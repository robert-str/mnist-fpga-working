==> flow/design.v <==
module debug_reader (
    input wire clk,
    input wire rst,
    input wire [7:0] rx_data,
    input wire rx_ready,
    output reg [7:0] tanh_dbg_addr,
    input wire [7:0] tanh_dbg_data,
    output reg [11:0] conv_dbg_addr,
    input wire [7:0] conv_dbg_data,
    output reg [9:0] img_dbg_addr,
    input wire [7:0] img_dbg_data,
    output reg [7:0] tx_data,
    output reg tx_send,
    input wire tx_busy
);
    localparam CMD_READ_TANH = 8'hD0;
    localparam CMD_READ_CONV = 8'hD1;
    localparam CMD_READ_IMG  = 8'hD2;
    localparam NUM_BYTES = 16;
    localparam STATE_IDLE = 3'd0;
    localparam STATE_SETUP = 3'd1;
    localparam STATE_SEND = 3'd2;
    localparam STATE_WAIT = 3'd3;
    reg [2:0] state;
    reg [4:0] byte_counter;
    reg [1:0] cmd_type;   
    reg rx_ready_prev;
    always @(posedge clk) begin
        if (rst) begin
            state <= STATE_IDLE;
            tx_data <= 0;
            tx_send <= 0;
            rx_ready_prev <= 0;
            byte_counter <= 0;
            cmd_type <= 0;
            tanh_dbg_addr <= 0;
            conv_dbg_addr <= 0;
            img_dbg_addr <= 0;
        end else begin
            tx_send <= 0;
            rx_ready_prev <= rx_ready;
            case (state)
                STATE_IDLE: begin
                    if (rx_ready && !rx_ready_prev) begin
                        if (rx_data == CMD_READ_TANH) begin
                            cmd_type <= 2'd0;
                            byte_counter <= 0;
                            tanh_dbg_addr <= 120;   
                            state <= STATE_SETUP;
                        end else if (rx_data == CMD_READ_CONV) begin
                            cmd_type <= 2'd1;
                            byte_counter <= 0;
                            conv_dbg_addr <= 0;   
                            state <= STATE_SETUP;
                        end else if (rx_data == CMD_READ_IMG) begin
                            cmd_type <= 2'd2;
                            byte_counter <= 0;
                            img_dbg_addr <= 0;   
                            state <= STATE_SETUP;
                        end
                    end
                end
                STATE_SETUP: begin
                    state <= STATE_SEND;
                end
                STATE_SEND: begin
                    if (!tx_busy) begin
                        case (cmd_type)
                            2'd0: tx_data <= tanh_dbg_data;
                            2'd1: tx_data <= conv_dbg_data;
                            2'd2: tx_data <= img_dbg_data;
                            default: tx_data <= 8'h00;
                        endcase
                        tx_send <= 1;
                        state <= STATE_WAIT;
                    end
                end
                STATE_WAIT: begin
                    if (!tx_busy) begin
                        if (byte_counter < NUM_BYTES - 1) begin
                            byte_counter <= byte_counter + 1;
                            case (cmd_type)
                                2'd0: tanh_dbg_addr <= tanh_dbg_addr + 1;
                                2'd1: conv_dbg_addr <= conv_dbg_addr + 1;
                                2'd2: img_dbg_addr <= img_dbg_addr + 1;
                            endcase
                            state <= STATE_SETUP;
                        end else begin
                            state <= STATE_IDLE;
                        end
                    end
                end
                default: state <= STATE_IDLE;
            endcase
        end
    end
endmodule
From RTL to reports: debug_reader
The steps from the RTL of debug_reader to its reports follow in flow order.
Lines are those of the file above, counted from 1.
Cell names lack the library's common part.
{"block": "design", "top": "debug_reader", "clock": "clk", "lib": "sky130hd", "lib_corner": "tt_025C_1v80"}

After elaboration
Counts by Yosys on the flattened word-level netlist (proc, flatten, opt, wreduce; memories kept). Register bits leave out memories and registers merged into their read ports (data or address). Print and check cells are left out. Cells with the same type and inputs are merged into one.
{"block": "word_totals", "elab_cells": 92, "in_bits": 36, "regBits": 50}
{"block": "op_classes", "n_mux": 41, "reduce_and_logical": 14, "n_logic": 2, "compare": 1, "n_eq": 21, "n_addsub": 4}
{"block": "ops", "cell": "two-way mux 12 bit", "n": 6}
{"block": "ops", "cell": "two-way mux 10 bit", "n": 7}
{"block": "ops", "cell": "two-way mux 8 bit", "n": 5}
{"block": "ops", "cell": "two-way mux 5 bit", "n": 6}
{"block": "ops", "cell": "inequality test 2 bit with constant B", "n": 12}
{"block": "ops", "cell": "== test 8 bit with constant B", "n": 3}
{"block": "ops", "cell": "case mux 12 bit (select 2 bit)", "n": 1}
{"block": "ops", "cell": "case mux 8 bit (select 3 bit)", "n": 1}
{"block": "ops", "cell": "case mux 10 bit (select 2 bit)", "n": 1}
{"block": "ops", "cell": "two-way mux 3 bit", "n": 6}
{"block": "ops", "cell": "case mux 8 bit (select 2 bit)", "n": 1}
{"block": "ops", "cell": "adder 12 x 1 -> 12 bit with constant B", "n": 1}
{"block": "ops", "cell": "case mux 3 bit (select 4 bit)", "n": 1}
{"block": "ops", "cell": "adder 10 x 1 -> 10 bit with constant B", "n": 1}
{"block": "ops", "cell": "case mux 5 bit (select 2 bit)", "n": 1}
{"block": "ops", "cell": "adder 8 x 1 -> 8 bit with constant B", "n": 1}
{"block": "ops", "cell": "AND reduction 8 bit", "n": 1}
{"block": "ops", "cell": "AND reduction 7 bit", "n": 1}
{"block": "ops", "cell": "== test 3 x 2 -> 1 bit with constant B", "n": 2}
{"block": "ops", "cell": "AND reduction 6 bit", "n": 1}
{"block": "ops", "cell": "two-way mux 2 bit", "n": 3}
{"block": "ops", "cell": "adder 5 x 1 -> 5 bit with constant B", "n": 1}
{"block": "ops", "cell": "< comparator 5 x 4 -> 1 bit with constant B", "n": 1}
{"block": "ops", "cell": "AND reduction 5 bit", "n": 1}
{"block": "ops", "cell": "inequality test 4 bit with constant B", "n": 1}
{"block": "ops", "cell": "AND reduction 4 bit", "n": 1}
{"block": "ops", "cell": "== test 3 x 1 -> 1 bit with constant B", "n": 1}
{"block": "ops", "cell": "logical NOT 3 bit", "n": 1}
Not listed: further kinds 12, cells in them 14.

Logic depth
Depth = most cells in a row (Yosys ltp): at word level without a register or memory, in the mapped netlist without a sequential cell, where the memories' decode and read muxes count.
{"block": "depth", "ltp_word": 6, "ABC_AREA": 0, "mapped_depth": 8}

Mapped cells and area
The flow's flattened synthesis, as Yosys stat reports it; memories are mapped. The netlist is that of the ABC_AREA named above (0 if unset); the other value can give another one.
Totals and module areas in this step are rounded.
{"block": "synth_totals", "buf_cells": 19, "mapped_area_mm2": 0.0026, "mapped_cells": 313, "seqArea_mm2": 0.00104, "ffs": 52}
{"block": "by_type", "cell": "dfxtp_1", "n": 52, "area_total_um2": 1.04E+03}
{"block": "by_type", "cell": "nor2_1", "n": 33, "area_total_um2": 123.869}
{"block": "by_type", "cell": "a21oi_1", "n": 24, "area_total_um2": 120.115}
{"block": "by_type", "cell": "nand3_1", "n": 19, "area_total_um2": 95.091}
{"block": "by_type", "cell": "nand2_1", "n": 25, "area_total_um2": 93.84}
{"block": "by_type", "cell": "a21o_1", "n": 12, "area_total_um2": 90.086}
{"block": "by_type", "cell": "a222oi_1", "n": 8, "area_total_um2": 80.077}
{"block": "by_type", "cell": "o21ai_0", "n": 14, "area_total_um2": 70.067}
{"block": "by_type", "cell": "clkbuf_1", "n": 17, "area_total_um2": 63.811}
{"block": "by_type", "cell": "nor3_1", "n": 12, "area_total_um2": 60.058}
{"block": "by_type", "cell": "nand4_1", "n": 9, "area_total_um2": 56.304}
{"block": "by_type", "cell": "ha_1", "n": 4, "area_total_um2": 50.048}
{"block": "by_type", "cell": "o221a_2", "n": 4, "area_total_um2": 45.043}
{"block": "by_type", "cell": "and3_1", "n": 7, "area_total_um2": 43.792}
{"block": "by_type", "cell": "o22ai_1", "n": 7, "area_total_um2": 43.792}
{"block": "by_type", "cell": "nor4_1", "n": 5, "area_total_um2": 31.28}
{"block": "by_type", "cell": "o41ai_4", "n": 1, "area_total_um2": 27.526}
{"block": "by_type", "cell": "inv_1", "n": 7, "area_total_um2": 26.275}
Other cell types: 35; their cells: 53.

Path before layout
Source: OpenSTA report_checks on the synthesized netlist (no wires, ideal clock, input and output delay 20% of the period each), path of least setup slack; recovery checks are left aside. Register names are those of the netlist, which keeps one name where synthesis merged equal registers.
{"block": "synth_timing", "path_kind": "input to register", "start": "input port rx_data[3]", "end": "register img_dbg_addr[8]", "launch_ns": 0.648, "path_buffers": 1, "path_delay_ns": 1.842, "stages": 6, "setup_slack_ns": 0.750, "arrival_time_ns": 2.421, "period_ns": 3.24, "period_less_setup_slack_ns": 2.49}
"path_delay_ns" = arrival - input delay + setup time.
"stages" counts driving pins, that of a launching flip-flop among them; a cell with two outputs on the path counts twice.
"period_less_setup_slack_ns" is the clock period less the worst setup slack; recovery checks do not enter. This is arithmetic on one report: input and output delays are still those of the set period (20% each).
Between the ends stands the longest chain of elaborated cells between them, by number of cells; it is not shown to be the way that was timed. Of several equally long chains one is given.
Each line given opens the expression or statement behind the cell; cells for indexed reads and writes are added by Yosys, which also makes memories of some case tables.
A register here has more assigning lines than the two given.
{"block": "synth_between", "path_cell_list": "or4b_1 > buf_2 > o41ai_4 > nand3_4 > or4_1 > o21ai_1", "elab_chain_cells": 6, "cells_between": 12, "lines_between": 5}
{"block": "synth_rtl", "element": "start, declared", "line": 4, "source": "input wire [7:0] rx_data,"}
{"block": "synth_rtl", "element": "== test 8 bit", "line": 55, "source": "end else if (rx_data == CMD_READ_IMG) begin"}
{"block": "synth_rtl", "element": "two-way mux 10 bit", "line": 55}
{"block": "synth_rtl", "element": "two-way mux 10 bit", "line": 50, "source": "end else if (rx_data == CMD_READ_CONV) begin"}
{"block": "synth_rtl", "element": "two-way mux 10 bit", "line": 45, "source": "if (rx_data == CMD_READ_TANH) begin"}
{"block": "synth_rtl", "element": "two-way mux 10 bit", "line": 44, "source": "if (rx_ready && !rx_ready_prev) begin"}
{"block": "synth_rtl", "element": "case mux 10 bit (select 2 bit)", "line": 42, "source": "case (state)"}
{"block": "synth_rtl", "element": "end, assigned", "line": 38, "source": "img_dbg_addr <= 0;"}
{"block": "synth_rtl", "element": "end, assigned", "line": 85, "source": "2'd2: img_dbg_addr <= img_dbg_addr + 1;"}
{"block": "synth_rtl", "element": "end, declared", "line": 10, "source": "output reg [9:0] img_dbg_addr,"}

Worst path after layout
From the final timing report of run 1: the path of least setup slack in the routed layout; clock arrival at registers is part of the times.
{"block": "layout_timing", "path_kind": "input to register", "start": "input port rx_data[2]", "end": "register conv_dbg_addr[10]", "launch_ns": 0.47, "arrival_time_ns": 2.47, "path_buffers": 2, "period_ns": 2.36, "stages": 7, "setup_slack_ns": 0.11}
Between the ends stands the longest chain of elaborated cells between them, by number of cells; it is not shown to be the way that was timed. Of several equally long chains one is given.
A register here has more assigning lines than the two given.
{"block": "layout_between", "path_cell_list": "dlygate4sd2_1 > or4b_4 > o41ai_4 > nand3_2 > buf_8 > or3_1 > o21ai_0", "elab_chain_cells": 5, "cells_between": 9, "lines_between": 4}
{"block": "layout_rtl", "element": "start, declared", "line": 4, "source": "input wire [7:0] rx_data,"}
{"block": "layout_rtl", "element": "== test 8 bit", "line": 50, "source": "end else if (rx_data == CMD_READ_CONV) begin"}
{"block": "layout_rtl", "element": "two-way mux 12 bit", "line": 50}
{"block": "layout_rtl", "element": "two-way mux 12 bit", "line": 45, "source": "if (rx_data == CMD_READ_TANH) begin"}
{"block": "layout_rtl", "element": "two-way mux 12 bit", "line": 44, "source": "if (rx_ready && !rx_ready_prev) begin"}
{"block": "layout_rtl", "element": "case mux 12 bit (select 2 bit)", "line": 42, "source": "case (state)"}
{"block": "layout_rtl", "element": "end, assigned", "line": 37, "source": "conv_dbg_addr <= 0;"}
{"block": "layout_rtl", "element": "end, assigned", "line": 84, "source": "2'd1: conv_dbg_addr <= conv_dbg_addr + 1;"}
{"block": "layout_rtl", "element": "end, declared", "line": 8, "source": "output reg [11:0] conv_dbg_addr,"}

Subject: debug_reader on sky130hd, stored results

Hello all,

Measured results for debug_reader: 2 stored runs of the Yosys and OpenROAD flow on sky130hd. The settings differ; the order carries no meaning. The constraints put input and output delay at 20% of the set period each and load the outputs with 0.01 pF.
"worstPathTime_ns": the worst setup path's part of the clock period (all of it between registers, 20% less for each end at a port) less its slack. A launch clock that arrives late makes it longer, a capture clock that arrives late makes it shorter.
Measured values are rounded.

{"run": "run 1", "settings": { "period_ns": 2.36, "CORE_UTILIZATION": 35, "PLACE_DENSITY_LB_ADDON": 0.03, "CORE_ASPECT_RATIO": 0.58, "CELL_PAD_IN_SITES_GLOBAL_PLACEMENT": 0, "GPL_TIMING_DRIVEN": 0, "CTS_CLUSTER_DIAMETER": 157, "CAP_MARGIN": 20, "CORE_MARGIN": 2, "SLEW_MARGIN": 20 }, "results": { "fin_tns_ns": 0.000, "design_die_area_mm2": 0.00816, "worstPathTime_ns": 1.77, "path_kind": "input to register", "yosys_chip_area_mm2": 0.0026, "final_hold_ws_ns": 0.452, "final_util_pct": 54.2, "fin_ws_ns": 0.114 }}
{"run": "run 2", "settings": { "period_ns": 3.67, "CORE_UTILIZATION": 51, "PLACE_DENSITY": 0.42, "HOLD_SLACK_MARGIN": 0.24, "CORE_ASPECT_RATIO": 1.84, "CORE_MARGIN": 2, "TNS_END_PERCENT": 40, "CTS_CLUSTER_SIZE": 45, "SLEW_MARGIN": 15, "MIN_ROUTING_LAYER": "met2", "CAP_MARGIN": 20 }, "results": { "final_hold_ws_ns": 0.447, "final_util_pct": 69.8, "fin_tns_ns": 0.000, "fin_ws_ns": 0.704, "worstPathTime_ns": 2.23, "path_kind": "input to register", "design_die_area_mm2": 0.00571, "yosys_chip_area_mm2": 0.0026 }}

Thanks
